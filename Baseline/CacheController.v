==> flow/design.v <==
`timescale 1ns / 1ps
module CacheController(
    rst,
    clk,
    wr,
    rd,
    data_rd,
    data_wr,
    addr_req,
    addr_resp,
    rdy,
    busy,
    wr_mem,
    rd_mem,
    busy_mem,
    data_rd_mem,
    data_wr_mem,
    addr_mem,
    cache_miss_count,
    cache_hit_count
    );
    input  rst; 
    input  clk; 
    input  wr;
    input  rd;
    output [31:0] data_rd;
    reg    [31:0] data_rd;
    input  [31:0] data_wr;
    input  [31:0] addr_req;
    output [31:0] addr_resp;
    reg    [31:0] addr_resp;
    output rdy;
    reg    rdy;
    output busy;
    reg    busy;
    output  wr_mem;
    reg     wr_mem;
    output  rd_mem;
    reg     rd_mem;
    input   busy_mem;
    input  [31:0] data_rd_mem;
    output [31:0] data_wr_mem;
    reg    [31:0] data_wr_mem;
    output [31:0] addr_mem;
    reg    [31:0] addr_mem;
    output [31:0] cache_miss_count;
    reg    [31:0] cache_miss_count;
    output [31:0] cache_hit_count;
    reg    [31:0] cache_hit_count;
    reg [15:0]  cache_valid = 16'h0000;
    reg [15:0]  cache_dirty = 16'h0000;
    reg [23:0]  cache_tag [15:0];
    reg [127:0] cache_data[15:0];
    reg [2:0]   cache_state = 3'h0;
    reg [1:0]   cache_count = 2'h0;
    wire [23:0] addr_tag = addr_req[31:8];
    wire [3:0]  addr_index = addr_req[7:4];
    wire [3:0]  addr_offset = addr_req[3:0];
    reg  rd_temp = 1'b1;
    always @(posedge clk or posedge rst) begin
        if (rst) begin
            rdy  <= 1'b0;
            busy <= 1'b0;
            data_rd <= 32'hZZZZZZZZ;
            cache_valid <= 16'h0000;
            cache_dirty <= 16'h0000;
            cache_state <= 3'h0;
            cache_count <= 2'h0;
            rd_mem <= 1'b0;
            wr_mem <= 1'b0;
            addr_mem <= 0;
            cache_miss_count   <= 0;
            cache_hit_count <= 0;
            rd_temp <= 1'b1;
            addr_resp <= 32'hZZZZZZZZ;
            data_rd <= 32'hZZZZZZZZ;
        end
        else begin
            case (cache_state)
            3'h0:
            begin
                if ((wr) || (rd))
                begin
                    cache_miss_count <= cache_miss_count + 1'b1;
                    addr_mem <= addr_req;
                    rd_temp <= rd;
                    if (wr)
                    begin
                        data_wr_mem <= data_wr;
                        wr_mem <= 1'b1;
                        rd_mem <= 1'b0;
                    end else begin
                        wr_mem <= 1'b0;
                        rd_mem <= 1'b1;
                    end
                    rdy <= 1'b0;
                    busy <= 1'b1;
                    cache_state <= 3'h1;
                end else begin
                    wr_mem <= 1'b0;
                    rd_mem <= 1'b0;
                    rdy <= 1'b0;
                    busy <= 1'b0;
                end
            end
            3'h1:
            begin
                if (!busy_mem) begin
                    wr_mem <= 1'b0;
                    rd_mem <= 1'b0;
                    if (rd_temp) begin
                       addr_resp <= addr_mem;
                       data_rd <= data_rd_mem;
                    end
                    rdy <= 1'b1;
                    busy <= 1'b0;
                    cache_state <= 3'h0;
                end
            end
            default:
                cache_state <= 3'h0;
            endcase
        end
    end
endmodule
## Step by step through the tools: CacheController

The steps from the RTL of CacheController to its reports follow in flow order.
Lines are those of the file above, counted from 1.
Library cell names are shortened.
Not given: -

| inputs | value |
|---|---|
| top | CacheController |
| clock port | clk |
| standard-cell library | sky130hd |
| corner | tt_025C_1v80 |

## Word-level counts

Yosys after proc, flatten, opt, wreduce and memory -nomap, before mapping. Memory bits, and registers merged into a memory's read port (data or address), are not among the register bits. Print and check cells are not counted. Equal cells are merged and count once.

| cells by class | value |
|---|---|
| add/sub/neg operators | 1 |
| equality and inequality tests | 3 |
| muxes and demuxes | 14 |
| bitwise logic cells | 2 |
| reduce/logical cells | 8 |

Operators by type and width:

| cell | count |
|---|---|
| 32-bit by 1-bit adder with 32-bit output (second input constant) | 1 |
| 1-bit parallel mux with 2-bit select | 4 |
| 1-bit 2-to-1 mux | 7 |
| 2-bit AND reduction | 3 |
| 3-bit parallel mux with 2-bit select | 1 |
| 3-bit 2-to-1 mux | 2 |
| 2-bit != test (second input constant) | 2 |
| 4-bit AND reduction | 1 |
| 3-bit by 1-bit == test with 1-bit output (second input constant) | 1 |
| 3-bit zero test | 1 |
| 3-bit AND reduction | 1 |
| 1-bit inverter | 2 |
| 2-bit nonzero test | 1 |
| 1-bit logical OR | 1 |

| bit counts | value |
|---|---|
| flip-flop bits (word level) | 168 |
| input port bits | 101 |
| output and inout port bits | 196 |

## Logic depth

Depth = most cells in a row (Yosys ltp): at word level without a register or memory, in the mapped netlist without a sequential cell, where the memories' decode and read muxes count.

| depth | value |
|---|---|
| word-level depth | 3 |
| ABC_AREA | 0 |
| gate-level depth with buffers | 6 |
| gate-level depth less buffers | 5 |

## Synthesis result

The flow's flattened synthesis, as Yosys stat reports it; memories are mapped. The netlist is that of the ABC_AREA named above (0 if unset); the other value can give another one.

Cell types:

| cell | count |
|---|---|
| dfrtp_1 | 133 |
| mux2_2 | 97 |
| edfxtp_1 | 32 |
| buf_4 | 33 |
| xnor2_1 | 26 |
| nand3_1 | 15 |
| nand4_1 | 11 |
| nand2_1 | 17 |
| buf_2 | 11 |
| xor2_1 | 5 |
| nor3_2 | 3 |
| dfstp_2 | 1 |
| nand4_2 | 2 |
| nor4b_4 | 1 |
| nor2_1 | 6 |
| nor4_4 | 1 |
| and3_1 | 3 |
| inv_1 | 5 |

Not listed: further types 13, cells in them 19.

| mapped netlist | value |
|---|---|
| mapped cells | 421 |
| chip area (Yosys) | 0.0064975 mm² |
| sequential part of the area | 0.0043154 mm² |
| mapped flip-flops | 166 |
| buffers | 45 |

## Path before layout

OpenSTA on the mapped netlist: ideal clock, no wires. The path of least setup slack (recovery checks aside). Input and output delay are each 20% of the period. Register names are those of the netlist, which keeps one name where synthesis merged equal registers.

| timing path post-synthesis | value |
|---|---|
| kind | input port to flip-flop |
| from | input port wr |
| to | register data_wr_mem[0] |
| period | 5110 ps |
| external input delay | 1022 ps |
| library setup time | 421 ps |
| arrival | 2460 ps |
| path slack | 2229 ps |
| path delay | 1859 ps |
| stages | 2 |
| buffers on the path | 0 |
| synthesis period reached | 2881 ps |

"path delay" is the arrival time less input delay plus setup time.
"stages" counts driving pins, that of a launching flip-flop among them; a cell with two outputs on the path counts twice.
"synthesis period reached" = period - worst setup slack (recovery checks aside). The figure is calculated, with input and output delays left at 20% of the set period.
Between the ends stands the longest chain of elaborated cells between them, by number of cells; it is not shown to be the way that was timed. Of several equally long chains one is given.
Each line given opens the expression or statement behind the cell; cells for indexed reads and writes are added by Yosys, which also makes memories of some case tables.

| on the way, post-synthesis | value |
|---|---|
| path through | nand2b_1 > nor2_1 |
| cells in the longest elaborated chain | 2 |
| elaborated cells between the ends (all ways) | 2 |
| source lines of those cells | 1 |

RTL lines, path post-synthesis:

| item | line | RTL |
|---|---|---|
| start: declaration | 24 | `input  wr;` |
| 1-bit logical OR | 82 | `if ((wr) \|\| (rd))` |
| 4-bit AND reduction | - |  |
| end: assignment | 89 | `data_wr_mem <= data_wr;` |
| end: declaration | 42 | `output [31:0] data_wr_mem;` |

## Path in the finished layout

From the final timing report of record 2: the path of least setup slack in the routed layout; clock arrival at registers is part of the times.
The report prints the path's times to 10 ps; the period is as set.

| timing path post-layout | value |
|---|---|
| kind | flip-flop to output port |
| from | register cache_miss_count[2] |
| to | output port cache_miss_count[2] |
| period | 2510 ps |
| arrival | 1480 ps |
| path slack | 530 ps |
| stages | 2 |
| buffers on the path | 1 |

| on the way, post-layout | value |
|---|---|
| path through | dfrtp_1 > clkdlybuf4s50_1 |
| cells in the longest elaborated chain | 0 |
| elaborated cells between the ends (all ways) | 0 |
| source lines of those cells | 0 |

RTL lines, path post-layout:

| item | line | RTL |
|---|---|---|
| start: declaration | 46 | `output [31:0] cache_miss_count;` |
| start: assignment | 72 | `cache_miss_count   <= 0;` |
| start: assignment | 84 | `cache_miss_count <= cache_miss_count + 1'b1;` |
| end: declaration | 46 |  |

Add stored flow runs of CacheController

Record of 2 stored runs of the RTL-to-layout flow on CacheController, platform sky130hd. The runs are unordered. Constraints: input delay and output delay 20% of the set period each, output load 0.01 pF.
"clock period achieved": clock period set for the run, less the worst setup slack. It is reckoned from that one timing run; input and output delays stay at 20% of the period that was set.
"critical path time" is the time allowed to the run's worst setup path (the clock period less input and output delay, where it has them) less its slack. Clock arrival times count: a late capture clock shortens it, a late launch clock lengthens it.
"critical path time" is known to 10 ps.

## Record 1

==> flow/run.sh <==
#!/bin/bash
# the make line also repeats the synthesis and layout settings of config.mk as NAME=value (left out here)
make -C /OpenROAD-flow-scripts/flow DESIGN_CONFIG=/design/flow/config.mk WORK_HOME=/design/flow/orfs CLKGATE_MAP_FILE= finish
==> flow/config.mk <==
export PLATFORM = sky130hd
export DESIGN_NAME = CacheController
export DESIGN_NICKNAME = CacheController
export VERILOG_FILES = /design/flow/design.v
export SDC_FILE = /design/flow/constraint.sdc
export NUM_CORES = 4
export LEC_CHECK = 0
export CAP_MARGIN = 25
export CELL_PAD_IN_SITES_GLOBAL_PLACEMENT = 3
export CORE_ASPECT_RATIO = 0.55
export CORE_MARGIN = 9
export CORE_UTILIZATION = 61
export CTS_CLUSTER_DIAMETER = 175
export CTS_CLUSTER_SIZE = 35
export GPL_ROUTABILITY_DRIVEN = 1
export PLACE_DENSITY_LB_ADDON = 0.27
export SETUP_SLACK_MARGIN = -0.02
export SLEW_MARGIN = 20
==> flow/constraint.sdc <==
create_clock -name core_clock -period 2.37 [get_ports {clk}]
set_input_delay 0.4740 -clock core_clock [delete_from_list [all_inputs] [get_ports {clk}]]
set_output_delay 0.4740 -clock core_clock [all_outputs]
set_load 0.01 [all_outputs]

Record 1: stopped before the end: placement reported FLW-0024

## Record 2

==> flow/run.sh <==
#!/bin/bash
# the make line also repeats the synthesis and layout settings of config.mk as NAME=value (left out here)
make -C /OpenROAD-flow-scripts/flow DESIGN_CONFIG=/design/flow/config.mk WORK_HOME=/design/flow/orfs CLKGATE_MAP_FILE= finish
==> flow/config.mk <==
export PLATFORM = sky130hd
export DESIGN_NAME = CacheController
export DESIGN_NICKNAME = CacheController
export VERILOG_FILES = /design/flow/design.v
export SDC_FILE = /design/flow/constraint.sdc
export NUM_CORES = 4
export LEC_CHECK = 0
export CAP_MARGIN = 20
export CORE_MARGIN = 2
export CORE_UTILIZATION = 40
export SLEW_MARGIN = 20
==> flow/constraint.sdc <==
create_clock -name core_clock -period 2.51 [get_ports {clk}]
set_input_delay 0.5020 -clock core_clock [delete_from_list [all_inputs] [get_ports {clk}]]
set_output_delay 0.5020 -clock core_clock [all_outputs]
set_load 0.01 [all_outputs]

| result of record 2 | value |
|---|---|
| clock period achieved | 1982 ps |
| worst slack on setup checks | 528 ps |
| critical path time | 1480 ps |
| worst setup path type | flip-flop to output port |
| worst hold slack | 456 ps |
| mapped cell area after synthesis | 0.0064975 mm² |
| full die area | 0.0172791 mm² |
| std-cell area (final layout) | 0.0099295 mm² |
